==> flow/design.v <==
module apb_master(pclk, presetn, addrin, datain, wr, newd, prdata, pready, psel, penable, paddr, pwdata, pwrite, dataout);
  input pclk, presetn, wr, newd, pready;
  input [31:0] addrin;
  input [7:0] datain, prdata;
  output reg psel, pwrite;
  output reg [31:0] paddr;
  output reg [7:0] pwdata;
  output [7:0] dataout;
  output penable;
  localparam [1:0] idle = 0, setup = 1, enable = 2;
  reg [1:0] pstate, nstate;
  always @(posedge pclk) begin
    if(presetn == 1'b0) 
      pstate <= idle;
    else
      pstate <= nstate;
  end
  always@(*) begin
    case(pstate)
      idle: begin
        if(newd == 1'b1) begin
          nstate = setup;
        end
        else begin
          nstate = idle;
        end
      end
      setup: begin
        nstate = enable;
      end
      enable: begin
        if(newd == 1'b1) begin
          if(pready == 1'b1) begin
            nstate = setup;
          end
          else begin
            nstate = enable;
          end
        end
        else begin
          nstate = idle;
        end
      end
      default: begin
        nstate = idle;
      end
    endcase
  end
  always @(posedge pclk, negedge presetn) begin
    if(presetn == 1'b0) begin
      psel <= 0;
    end
    else if( pstate == idle) begin
      psel <= 0;
    end
    else if( pstate == setup) begin
      psel <= 1;
    end
    else if( pstate == enable) begin
      psel <= 1;
    end
    else begin
      psel <= 0;
    end
  end
  always @(posedge pclk) begin
    case(pstate) 
      idle: begin
        pwrite <= 0;
        pwdata <= 0;
        paddr <= 0;
      end
      setup: begin
        paddr <= addrin;
        pwrite <= wr;
        if(wr == 1'b1) begin
          pwdata <= datain;
        end
      end
    endcase
  end
  assign penable = (pstate == enable)?1'b1:1'b0;
  assign dataout = (pwrite == 0)?((pready == 1)? prdata:8'd0):8'd0;
endmodule
==> Reports on apb_master <==
What the tools print for apb_master, step after step.
Line numbers count from 1 in the design file above.
Cell names lack the library's common part.
{ "inputs": {"top": "apb_master", "clock": "pclk", "lib": "sky130hd", "pvt_corner": "tt_025C_1v80"} }

==> Word level <==
Counts by Yosys on the flattened word-level netlist (proc, flatten, opt, wreduce; memories kept). Register bits leave out memories and registers merged into their read ports (data or address). Print and check cells are left out. Cells with the same type and inputs are merged into one.
{ "bits": {"register_bits": 44, "input_bits": 53, "out_inout_bits": 51, "elab_cells": 24} }
{ "classes": {"equal": 3, "mux": 13, "reduce_and_logical": 3} }
{ "op_table": {"columns": ["operator", "count"], "rows": [
  ["32-bit parallel mux with 2-bit select", 1],
  ["8-bit two-way mux", 3],
  ["8-bit parallel mux with 2-bit select", 1],
  ["2-bit parallel mux with 3-bit select", 1],
  ["2-bit two-way mux", 2],
  ["1-bit two-way mux", 4],
  ["2-bit by 1-bit equality test with 1-bit output (second input constant)", 1],
  ["2-bit equality test (second input constant)", 1],
  ["2-bit inequality test (second input constant)", 1],
  ["2-bit zero test", 1],
  ["2-bit AND reduction", 1],
  ["2-bit nonzero test", 1],
  ["1-bit parallel mux with 2-bit select", 1]
]} }

==> Logic depth <==
Yosys ltp: most cells in a row. Word level: on the elaborated netlist, between registers, memories and ports. Mapped: between sequential cells and ports; inverters and the memories' decode and read muxes count.
{ "depth": {"depth_word": 4, "abc_area": 0, "depth_mapped": 3} }

==> Synthesis result <==
The flow's flattened synthesis, as Yosys stat reports it; memories are mapped. The netlist is that of the ABC_AREA named above (0 if unset); the other value can give another one.
{ "types": {"columns": ["type", "count", "area_total_um2"], "rows": [
  ["edfxtp_1", 41, 1.23E+03],
  ["and2_1", 38, 237.728],
  ["and2_2", 11, 82.579],
  ["dfxtp_1", 3, 60.058],
  ["dfrtp_1", 1, 25.024],
  ["clkbuf_2", 4, 20.019],
  ["nor2_1", 4, 15.014],
  ["mux2_2", 1, 11.261],
  ["nand2_1", 3, 11.261],
  ["nand4b_1", 1, 8.758],
  ["and2b_1", 1, 7.507],
  ["or2_2", 1, 6.256],
  ["a21oi_1", 1, 5.005],
  ["o21ai_0", 1, 5.005]
]} }
{ "synth_totals": {"stdcells": 111, "yosys_area_um2": 1726.7, "seq_area_um2": 1316.3, "ffs": 45} }

==> Path before layout <==
Source: OpenSTA report_checks on the synthesized netlist (no wires, ideal clock, input and output delay 20% of the period each), path of least setup slack; recovery checks are left aside. Register names are those of the netlist, which keeps one name where synthesis merged equal registers.
{ "synth_timing": {"kind": "register to register", "from": "register pstate", "to": "register paddr[0]", "tclk_ns": 1.3, "setup_time_ns": 0.375, "launch_ns": 0.000, "arrival_time_ns": 0.909, "slack_ns": 0.016, "path_delay_ns": 1.284, "stages": 2, "n_path_buf": 0, "period_less_setup_slack_ns": 1.284} }
"path_delay_ns" = arrival - input delay + setup time.
"stages": output pins that drive a net of the path, with the launching flip-flop's if there is one; two outputs of one cell count as two.
"period_less_setup_slack_ns" is the clock period less the worst setup slack; recovery checks do not enter. This is arithmetic on one report: input and output delays are still those of the set period (20% each).
Where an end lacks its bit number, it is one bit of the signal, or one of the new flip-flops if synthesis recoded a state register.
Between the ends stands the longest chain of elaborated cells between them, by number of cells; it is not shown to be the way that was timed. Of several equally long chains one is given.
Each line given opens the expression or statement behind the cell; cells for indexed reads and writes are added by Yosys, which also makes memories of some case tables.
Only ways into the end's enable, where the timed path ends, are counted here.
{ "synth_between": {"cell_sequence": "dfxtp_1 or2_2", "elab_chain_len": 2, "cone_cells": 3, "classes_between": "1 x eq/ne; 2 x reduce/logical"} }
{ "synth_lines": {"columns": ["item", "line", "rtl"], "rows": [
  ["start: declaration", 11, "reg [1:0] pstate, nstate;"],
  ["start: assignment", 14, "pstate <= idle;"],
  ["start: assignment", 16, "pstate <= nstate;"],
  ["2-bit by 1-bit equality test with 1-bit output", 67, "case(pstate)"],
  ["2-bit nonzero test", null, null],
  ["end: assignment", 71, "paddr <= 0;"],
  ["end: assignment", 74, "paddr <= addrin;"],
  ["end: declaration", 6, "output reg [31:0] paddr;"]
]} }

==> Worst path after layout <==
From the final timing report of entry A: the path of least setup slack in the routed layout; clock arrival at registers is part of the times.
{ "layout_timing": {"kind": "register to output", "from": "register pwrite", "to": "output port dataout[5]", "tclk_ns": 0.974, "out_delay_ns": 0.19, "launch_ns": 0.29, "arrival_time_ns": 1.39, "slack_ns": -0.61, "stages": 6, "n_path_buf": 3} }
Between the ends stands the longest chain of elaborated cells between them, by number of cells; it is not shown to be the way that was timed. Of several equally long chains one is given.
{ "layout_between": {"cell_sequence": "edfxtp_1 and2b_2 buf_6 buf_6 and2_4 buf_6", "elab_chain_len": 1, "cone_cells": 1, "lines_between": 1, "classes_between": "1 x mux"} }
{ "layout_lines": {"columns": ["item", "line", "rtl"], "rows": [
  ["start: declaration", 5, "output reg psel, pwrite;"],
  ["start: assignment", 69, "pwrite <= 0;"],
  ["start: assignment", 75, "pwrite <= wr;"],
  ["8-bit two-way mux", 83, "assign dataout = (pwrite == 0)?((pready == 1)? prdata:8'd0):8'd0;"],
  ["end: declaration", 8, "output [7:0] dataout;"]
]} }

## Implementation results

apb_master through Yosys and OpenROAD on sky130hd: 2 stored runs, unordered, with their settings and measured results. The constraints put input and output delay at 20% of the set period each and load the outputs with 0.01 pF.
"clock_period_reached_ns" = clock period - worst setup slack. The figure is calculated, with input and output delays left at 20% of the set period.
"critical_path_time_ns" means the part of the period allowed to the worst setup path (the constraints hold back 20% at inputs and 20% at outputs) less its slack; where the path has registers, the arrival times of their clocks count too.
"totalPower_uw" is the tool's figure for a default switching activity; nothing was simulated.
[
  {
    "run": "entry A",
    "settings": { "period_ns": 0.974, "CORE_UTILIZATION": 40, "PLACE_DENSITY_LB_ADDON": 0.12, "GPL_TIMING_DRIVEN": 1, "GPL_ROUTABILITY_DRIVEN": 0, "CAP_MARGIN": 30, "MIN_ROUTING_LAYER": "met1", "CORE_MARGIN": 2, "SLEW_MARGIN": 20 },
    "results": { "clock_period_reached_ns": 1.586, "final_setup_ws_ns": -0.612, "critical_path_time_ns": 1.39, "critical_path_kind": "register to output", "totalPower_uw": 4165, "design_die_area_um2": 4858.1, "synthArea_um2": 1726.7, "final_setup_tns_ns": -7.598, "finish.utilization_pct": 69.0 }
  },
  {
    "run": "entry B",
    "settings": { "period_ns": 2.34, "CORE_UTILIZATION": 16, "PLACE_DENSITY": 0.94, "CORE_ASPECT_RATIO": 0.83, "ABC_AREA": 0, "GPL_ROUTABILITY_DRIVEN": 0, "CTS_CLUSTER_SIZE": 66, "SLEW_MARGIN": 35, "MIN_ROUTING_LAYER": "met1", "CAP_MARGIN": 20, "CORE_MARGIN": 2 },
    "results": { "clock_period_reached_ns": 2.050, "final_setup_ws_ns": 0.290, "critical_path_time_ns": 1.11, "critical_path_kind": "input to output", "totalPower_uw": 1994, "design_die_area_um2": 11642.0, "synthArea_um2": 1726.7, "final_setup_tns_ns": 0.000, "finish.utilization_pct": 29.5 }
  }
]
